==> flow/design.v <==
`timescale 1 ns / 1 ps
module axis_pulse_height_analyzer #
(
  parameter integer AXIS_TDATA_WIDTH = 16,
  parameter         AXIS_TDATA_SIGNED = "FALSE",
  parameter integer CNTR_WIDTH = 16
)
(
  input  wire                           aclk,
  input  wire                           aresetn,
  input  wire                           bln_flag,
  input  wire [AXIS_TDATA_WIDTH-1:0]    bln_data,
  input  wire [CNTR_WIDTH-1:0]          cfg_data,
  input  wire [AXIS_TDATA_WIDTH-1:0]    min_data,
  input  wire [AXIS_TDATA_WIDTH-1:0]    max_data,
  output wire                           s_axis_tready,
  input  wire [AXIS_TDATA_WIDTH-1:0]    s_axis_tdata,
  input  wire                           s_axis_tvalid,
  input  wire                           m_axis_tready,
  output wire [AXIS_TDATA_WIDTH-1:0]    m_axis_tdata,
  output wire                           m_axis_tvalid
);
  reg [AXIS_TDATA_WIDTH-1:0] int_data_reg[1:0], int_data_next[1:0];
  reg [AXIS_TDATA_WIDTH-1:0] int_min_reg, int_min_next;
  reg [AXIS_TDATA_WIDTH-1:0] int_tdata_reg, int_tdata_next;
  reg [CNTR_WIDTH-1:0] int_cntr_reg, int_cntr_next;
  reg int_enbl_reg, int_enbl_next;
  reg int_rising_reg, int_rising_next;
  reg int_tvalid_reg, int_tvalid_next;
  wire [AXIS_TDATA_WIDTH-1:0] int_tdata_wire;
  wire int_mincut_wire, int_maxcut_wire, int_rising_wire, int_delay_wire;
  assign int_delay_wire = int_cntr_reg < cfg_data;
  generate
    if(AXIS_TDATA_SIGNED == "TRUE")
    begin : SIGNED
      assign int_rising_wire = $signed(int_data_reg[1]) < $signed(s_axis_tdata);
      assign int_tdata_wire = $signed(int_data_reg[0]) - $signed(int_min_reg);
      assign int_mincut_wire = $signed(int_tdata_wire) > $signed(min_data);
      assign int_maxcut_wire = $signed(int_data_reg[0]) < $signed(max_data);
    end
    else
    begin : UNSIGNED
      assign int_rising_wire = int_data_reg[1] < s_axis_tdata;
      assign int_tdata_wire = int_data_reg[0] - int_min_reg;
      assign int_mincut_wire = int_tdata_wire > min_data;
      assign int_maxcut_wire = int_data_reg[0] < max_data;
    end
  endgenerate
  always @(posedge aclk)
  begin
    if(~aresetn)
    begin
      int_data_reg[0] <= {(AXIS_TDATA_WIDTH){1'b0}};
      int_data_reg[1] <= {(AXIS_TDATA_WIDTH){1'b0}};
      int_tdata_reg <= {(AXIS_TDATA_WIDTH){1'b0}};
      int_min_reg <= {(AXIS_TDATA_WIDTH){1'b0}};
      int_cntr_reg <= {(CNTR_WIDTH){1'b0}};
      int_enbl_reg <= 1'b0;
      int_rising_reg <= 1'b0;
      int_tvalid_reg <= 1'b0;
    end
    else
    begin
      int_data_reg[0] <= int_data_next[0];
      int_data_reg[1] <= int_data_next[1];
      int_tdata_reg <= int_tdata_next;
      int_min_reg <= int_min_next;
      int_cntr_reg <= int_cntr_next;
      int_enbl_reg <= int_enbl_next;
      int_rising_reg <= int_rising_next;
      int_tvalid_reg <= int_tvalid_next;
    end
  end
  always @*
  begin
    int_data_next[0] = int_data_reg[0];
    int_data_next[1] = int_data_reg[1];
    int_tdata_next = int_tdata_reg;
    int_min_next = int_min_reg;
    int_cntr_next = int_cntr_reg;
    int_enbl_next = int_enbl_reg;
    int_rising_next = int_rising_reg;
    int_tvalid_next = int_tvalid_reg;
    if(s_axis_tvalid)
    begin
      int_data_next[0] = s_axis_tdata;
      int_data_next[1] = int_data_reg[0];
      int_rising_next = int_rising_wire;
    end
    if(s_axis_tvalid & int_delay_wire)
    begin
      int_cntr_next = int_cntr_reg + 1'b1;
    end
    if(s_axis_tvalid & ~int_delay_wire & ~int_rising_reg & int_rising_wire)
    begin
      int_min_next = bln_flag ? int_data_reg[1] : bln_data;
      int_enbl_next = 1'b1;
    end
    if(s_axis_tvalid & int_enbl_reg & int_rising_reg & ~int_rising_wire & int_mincut_wire)
    begin
      int_tdata_next = int_tdata_wire;
      int_tvalid_next = int_maxcut_wire;
      int_cntr_next = {(CNTR_WIDTH){1'b0}};
    end
    if(m_axis_tready & int_tvalid_reg)
    begin
      int_tvalid_next = 1'b0;
    end
  end
  assign s_axis_tready = 1'b1;
  assign m_axis_tdata = int_tdata_reg;
  assign m_axis_tvalid = int_tvalid_reg;
endmodule
* Reports on axis_pulse_height_analyzer
Tool output for the design above, in the order of the flow. Lines are those of the file above, counted from 1. Library cell names are shortened. A cell with n/a has no value.
Set-up: design top axis_pulse_height_analyzer, clock input aclk, library sky130hd, library corner tt_025C_1v80

* Word-level counts
Yosys after proc, flatten, opt, wreduce and memory -nomap, before mapping. Enables and synchronous resets that opt folds into registers are not counted as muxes. Print and check cells are not counted. Equal cells are merged and count once.
Bit counts: word-level cells 30, input port bits 85, output and inout bits 18, register bits 83
Cells by class: $lt $le $gt $ge 4, $add $sub $neg 2, reduce/logical cells 2, multiplexer cells 1, bitwise operators 13
Operators by type and width (number):
- less-than comparator 16 bit | 3
- adder 16 x 1 -> 16 bit with constant B | 1
- subtractor 16 bit | 1
- greater-than comparator 16 bit | 1
- 2-to-1 mux 16 bit | 1
- AND 1 bit | 9
- inverter 1 bit | 4
- OR reduction 2 bit | 2

* Depth
Yosys ltp: most cells in a row. Word level: on the elaborated netlist, between registers, memories and ports. Mapped: between sequential cells and ports; inverters and the memories' decode and read muxes count.
Depth: depth after elaboration 5, ABC_AREA 0, mapped depth 18, depth with buffers taken out 17

* After synthesis
The flow's flattened synthesis, as Yosys stat reports it; memories are mapped. The netlist is that of the ABC_AREA named above (0 if unset); the other value can give another one. Totals and module areas in this step are rounded.
Synthesis totals: chip area (Yosys) 0.005702 mm², flip-flop cells 83, sequential area 0.001662 mm², mapped cells 634
Cells by type:
- dfxtp_1 | number 83, area in all 1.66E+03 µm²
- ha_1 | number 77, area in all 963.424 µm²
- mux2i_1 | number 63, area in all 630.605 µm²
- nor2b_1 | number 49, area in all 306.544 µm²
- inv_1 | number 78, area in all 292.781 µm²
- o211a_1 | number 19, area in all 190.182 µm²
- xor2_1 | number 19, area in all 166.41 µm²
- a21oi_1 | number 30, area in all 150.144 µm²
- nand2_1 | number 38, area in all 142.637 µm²
- a21o_1 | number 15, area in all 112.608 µm²
- o21ai_0 | number 20, area in all 100.096 µm²
- nor2_1 | number 25, area in all 93.84 µm²
- nand4_1 | number 13, area in all 81.328 µm²
- o21a_1 | number 9, area in all 67.565 µm²
- xnor2_1 | number 6, area in all 52.55 µm²
- and3_1 | number 8, area in all 50.048 µm²
- nor4_4 | number 2, area in all 42.541 µm²
- clkbuf_1 | number 10, area in all 37.536 µm²
Not listed: further types 40, cells in them 70.

* Path before layout
OpenSTA on the mapped netlist: ideal clock, no wires. The path of least setup slack (recovery checks aside). Input and output delay are each 20% of the period. Register names are those of the netlist, which keeps one name where synthesis merged equal registers.
Timing path post-synthesis: kind register to register, from register int_min_reg[1], to register int_tvalid_reg, clock period 4230 ps, data arrival time 3720 ps, driving pins on the path 18, library setup time 116 ps, required time 4114 ps, delay of the path 3836 ps, slack 394 ps, period reached after synthesis 3836 ps
"delay of the path" = arrival - input delay + setup time. "driving pins on the path": output pins that drive a net of the path, with the launching flip-flop's if there is one; two outputs of one cell count as two. "period reached after synthesis" = period - worst setup slack (recovery checks aside). The figure is calculated, with input and output delays left at 20% of the set period. Between the ends stands the longest chain of elaborated cells between them, by number of cells; it is not shown to be the way that was timed. Of several equally long chains one is given. A line is the first line of the expression or statement that the cell stems from. Yosys adds cells for indexed reads and writes and turns some case tables into memories.
On the way, post-synthesis: cell sequence dfxtp_1 inv_1 ha_1 nor2b_1 o31a_1 nor4_4 o311ai_2 or4b_1 o211ai_2 ha_1 nand4_1 or4_4 a21oi_2 or3_2 o211ai_4 buf_6 a211o_1 and3_1, length of the longest elaborated chain 3
RTL lines, path post-synthesis:
- start, declared | RTL line 24 | reg [AXIS_TDATA_WIDTH-1:0] int_min_reg, int_min_next;
- start, assigned | RTL line 56 | int_min_reg <= {(AXIS_TDATA_WIDTH){1'b0}};
- start, assigned | RTL line 67 | int_min_reg <= int_min_next;
- subtractor 16 bit | RTL line 44 | assign int_tdata_wire = int_data_reg[0] - int_min_reg;
- greater-than comparator 16 bit | RTL line 45 | assign int_mincut_wire = int_tdata_wire > min_data;
- AND 1 bit | RTL line 99 | if(s_axis_tvalid & int_enbl_reg & int_rising_reg & ~int_rising_wire & int_mincut_wire)
- end, assigned | RTL line 60 | int_tvalid_reg <= 1'b0;
- end, assigned | RTL line 71 | int_tvalid_reg <= int_tvalid_next;
- end, declared | RTL line 29 | reg int_tvalid_reg, int_tvalid_next;

* Path in the finished layout
From the final timing report of run 1: the path of least setup slack in the routed layout; clock arrival at registers is part of the times. The report prints the path's times to 10 ps; the period is as set.
Timing path after layout: kind register to register, from register int_data_reg[0][1], to register int_tdata_reg[10], clock period 4440 ps, required time 4680 ps, data arrival time 4490 ps, driving pins on the path 17, library setup time 110 ps, slack 190 ps
Between the ends stands the longest chain of elaborated cells between them, by number of cells; it is not shown to be the way that was timed. Of several equally long chains one is given.
On the way, after layout: cell sequence dfxtp_1 ha_1 nor2b_1 o31a_1 nor4_4 o311ai_2 or4b_1 o211ai_2 ha_1 nand4_1 nor2_1 a221o_1 or3_2 o211ai_4 buf_4 mux2i_1 nor2b_1, length of the longest elaborated chain 3
RTL lines, path after layout:
- start, declared | RTL line 23 | reg [AXIS_TDATA_WIDTH-1:0] int_data_reg[1:0], int_data_next[1:0];
- start, assigned | RTL line 53 | int_data_reg[0] <= {(AXIS_TDATA_WIDTH){1'b0}};
- start, assigned | RTL line 64 | int_data_reg[0] <= int_data_next[0];
- subtractor 16 bit | RTL line 44 | assign int_tdata_wire = int_data_reg[0] - int_min_reg;
- greater-than comparator 16 bit | RTL line 45 | assign int_mincut_wire = int_tdata_wire > min_data;
- AND 1 bit | RTL line 99 | if(s_axis_tvalid & int_enbl_reg & int_rising_reg & ~int_rising_wire & int_mincut_wire)
- end, assigned | RTL line 55 | int_tdata_reg <= {(AXIS_TDATA_WIDTH){1'b0}};
- end, assigned | RTL line 66 | int_tdata_reg <= int_tdata_next;
- end, declared | RTL line 25 | reg [AXIS_TDATA_WIDTH-1:0] int_tdata_reg, int_tdata_next;

Lab notebook: axis_pulse_height_analyzer

Flow measurements of axis_pulse_height_analyzer on sky130hd: 2 stored runs with different settings, listed in no order. Input and output delays are each 20% of the period that was set; the output load is 0.01 pF.
"achieved period" = clock period - worst setup slack. The figure is calculated, with input and output delays left at 20% of the set period.
"allowed time less slack (worst setup path)" = time allowed to the worst setup path (clock period - input delay - output delay, where it has them) - its slack; a late launch clock adds to it, a late capture clock takes from it.
"power consumption" rests on the timing tool's default activity at the inputs, not on a simulated workload.
"allowed time less slack (worst setup path)" is known to 10 ps.
The results are shown rounded.

[run 1] flow files
==> flow/run.sh <==
#!/bin/bash
# the make line also repeats the synthesis and layout settings of config.mk as NAME=value (left out here)
make -C /OpenROAD-flow-scripts/flow DESIGN_CONFIG=/design/flow/config.mk WORK_HOME=/design/flow/orfs CLKGATE_MAP_FILE= finish
==> flow/config.mk <==
export PLATFORM = sky130hd
export DESIGN_NAME = axis_pulse_height_analyzer
export DESIGN_NICKNAME = axis_pulse_height_analyzer
export VERILOG_FILES = /design/flow/design.v
export SDC_FILE = /design/flow/constraint.sdc
export NUM_CORES = 4
export LEC_CHECK = 0
export CAP_MARGIN = 20
export CORE_MARGIN = 2
export CORE_UTILIZATION = 40
export SETUP_SLACK_MARGIN = -0.43
export SLEW_MARGIN = 20
==> flow/constraint.sdc <==
create_clock -name core_clock -period 4.44 [get_ports {aclk}]
set_input_delay 0.8880 -clock core_clock [delete_from_list [all_inputs] [get_ports {aclk}]]
set_output_delay 0.8880 -clock core_clock [all_outputs]
set_load 0.01 [all_outputs]

[run 1] result: standard-cell area after routing 0.007113 mm²; area inside the die boundary 0.01523 mm²; sum of negative setup slack 0 ps; utilization of the finished layout 51.2 %; final worst hold slack 473 ps; allowed time less slack (worst setup path) 4250 ps; critical path type register to register; power consumption 1853 µW; achieved period 4253 ps; area of the synthesized netlist 0.005702 mm²; worst setup slack after layout 187 ps

[run 2] flow files
==> flow/run.sh <==
#!/bin/bash
# the make line also repeats the synthesis and layout settings of config.mk as NAME=value (left out here)
make -C /OpenROAD-flow-scripts/flow DESIGN_CONFIG=/design/flow/config.mk WORK_HOME=/design/flow/orfs CLKGATE_MAP_FILE= finish
==> flow/config.mk <==
export PLATFORM = sky130hd
export DESIGN_NAME = axis_pulse_height_analyzer
export DESIGN_NICKNAME = axis_pulse_height_analyzer
export VERILOG_FILES = /design/flow/design.v
export SDC_FILE = /design/flow/constraint.sdc
export NUM_CORES = 4
export LEC_CHECK = 0
export CAP_MARGIN = 20
export CELL_PAD_IN_SITES_DETAIL_PLACEMENT = 1
export CELL_PAD_IN_SITES_GLOBAL_PLACEMENT = 1
export CORE_ASPECT_RATIO = 1.54
export CORE_MARGIN = 3
export CORE_UTILIZATION = 69
export CTS_CLUSTER_DIAMETER = 143
export MAX_ROUTING_LAYER = met5
export PLACE_DENSITY_LB_ADDON = 0.08
export SLEW_MARGIN = 20
export TNS_END_PERCENT = 65
==> flow/constraint.sdc <==
create_clock -name core_clock -period 4.72 [get_ports {aclk}]
set_input_delay 0.9440 -clock core_clock [delete_from_list [all_inputs] [get_ports {aclk}]]
set_output_delay 0.9440 -clock core_clock [all_outputs]
set_load 0.01 [all_outputs]

[run 2] result: did not finish, placement stopped with FLW-0024
